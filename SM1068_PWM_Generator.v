==> flow/design.v <==
module SM1068_PWM_Generator(
	input clk,              
	output PWM_OUT          
);
reg [15:0]clk_cnt=0;
reg div_out;
reg [15:0]on_time;
always @(*) begin
on_time<=100000;
end
always @(posedge clk) begin
clk_cnt<=(clk_cnt<102040)?clk_cnt+1:0;
div_out<=(clk_cnt<on_time)?0:1;
end
assign PWM_OUT=div_out;
endmodule
# [Reports on SM1068_PWM_Generator]
# Tool output for the design above, in the order of the flow.
# Lines are those of the file above, counted from 1.
# A cell with n/a has no value.
[design] top_module="SM1068_PWM_Generator" clock="clk" lib="sky130hd" corner="tt_025C_1v80"

# [Word-level counts]
# Counts by Yosys on the flattened word-level netlist (proc, flatten, opt, wreduce; memories kept). Register bits leave out memories and registers merged into their read ports (data or address); mux counts leave out enables and synchronous resets folded into registers. Print and check cells are left out. Cells with the same type and inputs are merged into one.
[bits] regBits=17 in_bits=1 out_inout_bits=1 word_cells=6
[op_classes] addsub=1 cmp=2 mux=1
[ops] op="16-bit by 17-bit less-than comparator with 1-bit output (second input constant)" count=1
[ops] op="16-bit by 1-bit adder with 16-bit output (second input constant)" count=1
[ops] op="16-bit less-than comparator (second input constant)" count=1
[ops] op="1-bit 2-to-1 mux" count=1

# [Depth]
# Yosys ltp: most cells in a row. Word level: on the elaborated netlist, between registers, memories and ports. Mapped: between sequential cells and ports; inverters and the memories' decode and read muxes count.
[depth] word_depth=2 abc_area=0 ltp_mapped=4 depth_no_buf=4

# [Mapped cells and area]
# Source: synth_stat.txt of the flow (Yosys; design flattened, memories mapped). It holds for the ABC_AREA given above (unset counts as 0); a run with the other value may have another netlist.
[types] cell="sky130_fd_sc_hd__dfxtp_1" count=17 type_area_um2=340.326
[types] cell="sky130_fd_sc_hd__xor2_1" count=8 type_area_um2=70.067
[types] cell="sky130_fd_sc_hd__xnor2_1" count=6 type_area_um2=52.55
[types] cell="sky130_fd_sc_hd__nor4_2" count=4 type_area_um2=50.048
[types] cell="sky130_fd_sc_hd__nand4_4" count=1 type_area_um2=21.27
[types] cell="sky130_fd_sc_hd__nand3_1" count=4 type_area_um2=20.019
[types] cell="sky130_fd_sc_hd__nand4_1" count=3 type_area_um2=18.768
[types] cell="sky130_fd_sc_hd__nand3_4" count=1 type_area_um2=17.517
[types] cell="sky130_fd_sc_hd__inv_1" count=4 type_area_um2=15.014
[types] cell="sky130_fd_sc_hd__nor3_1" count=3 type_area_um2=15.014
[types] cell="sky130_fd_sc_hd__ha_1" count=1 type_area_um2=12.512
[types] cell="sky130_fd_sc_hd__nand2_1" count=3 type_area_um2=11.261
[types] cell="sky130_fd_sc_hd__nor2_1" count=3 type_area_um2=11.261
[types] cell="sky130_fd_sc_hd__and3_2" count=1 type_area_um2=7.507
[types] cell="sky130_fd_sc_hd__o21a_1" count=1 type_area_um2=7.507
[types] cell="sky130_fd_sc_hd__or4_1" count=1 type_area_um2=7.507
[types] cell="sky130_fd_sc_hd__a21oi_1" count=1 type_area_um2=5.005
[types] cell="sky130_fd_sc_hd__o21ai_0" count=1 type_area_um2=5.005
[mapped] mapped_cells=63 area_um2=688.2 seq_area_um2=340.3 ff_cells=17 n_buf=0

# [Path before layout]
# OpenSTA on the mapped netlist: ideal clock, no wires. The path of least setup slack (recovery checks aside). Input and output delay are each 20% of the period. Register names are those of the netlist, which keeps one name where synthesis merged equal registers.
[synth_path] path_kind="reg2reg" startpoint="reg clk_cnt" endpoint="reg clk_cnt" clock_period_ns=1.46 setup_time_ns=0.072 launch_ns=0.000 t_arrival_ns=1.102 required_time_ns=1.388 slack_ns=0.286 path_delay_ns=1.174 stages=5 n_path_buf=0 synth_period_reached_ns=1.174
# "path_delay_ns" is the arrival time less input delay plus setup time.
# "stages": output pins that drive a net of the path, with the launching flip-flop's if there is one; two outputs of one cell count as two.
# "synth_period_reached_ns" = period - worst setup slack (recovery checks aside). The figure is calculated, with input and output delays left at 20% of the set period.
# Where an end lacks its bit number, it is one bit of the signal, or one of the new flip-flops if synthesis recoded a state register.
[synth_via] cell_sequence="sky130_fd_sc_hd__dfxtp_1 sky130_fd_sc_hd__ha_1 sky130_fd_sc_hd__nand4_1 sky130_fd_sc_hd__nor3_1 sky130_fd_sc_hd__xor2_1"
[synth_rtl] item="start: declaration" line_no=5 source="reg [15:0]clk_cnt=0;"
[synth_rtl] item="start: assignment" line_no=12 source="clk_cnt<=(clk_cnt<102040)?clk_cnt+1:0;"
[synth_rtl] item="end: assignment" line_no=12
[synth_rtl] item="end: declaration" line_no=5
# No chain of elaborated cells between the ends is given.

# Stored flow runs of SM1068_PWM_Generator (2 of them; Yosys, OpenROAD, sky130hd). They differ in their settings and are not a sequence. Constraints: input delay and output delay 20% of the set period each, output load 0.01 pF.
run="stored run 1" settings period_ns=2.09 CORE_UTILIZATION=61 SETUP_SLACK_MARGIN=-0.09 PLACE_DENSITY=0.76 CELL_PAD_IN_SITES_DETAIL_PLACEMENT=2 TNS_END_PERCENT=30 ABC_AREA=0 CTS_CLUSTER_SIZE=17 CAP_MARGIN=10 SLEW_MARGIN=0 CORE_MARGIN=2
run="stored run 1" outcome="not finished: placement ended with error DPL-0033"
run="stored run 2" settings period_ns=0.74 CORE_UTILIZATION=65 SETUP_SLACK_MARGIN=-0.01 PLACE_DENSITY_LB_ADDON=0.19 CORE_ASPECT_RATIO=1.16 CORE_MARGIN=9 CELL_PAD_IN_SITES_DETAIL_PLACEMENT=1 TNS_END_PERCENT=45 ABC_AREA=0 GPL_TIMING_DRIVEN=0 CAP_MARGIN=15 MIN_ROUTING_LAYER="met2" SLEW_MARGIN=20
run="stored run 2" outcome="not finished: placement ended with error DPL-0033"
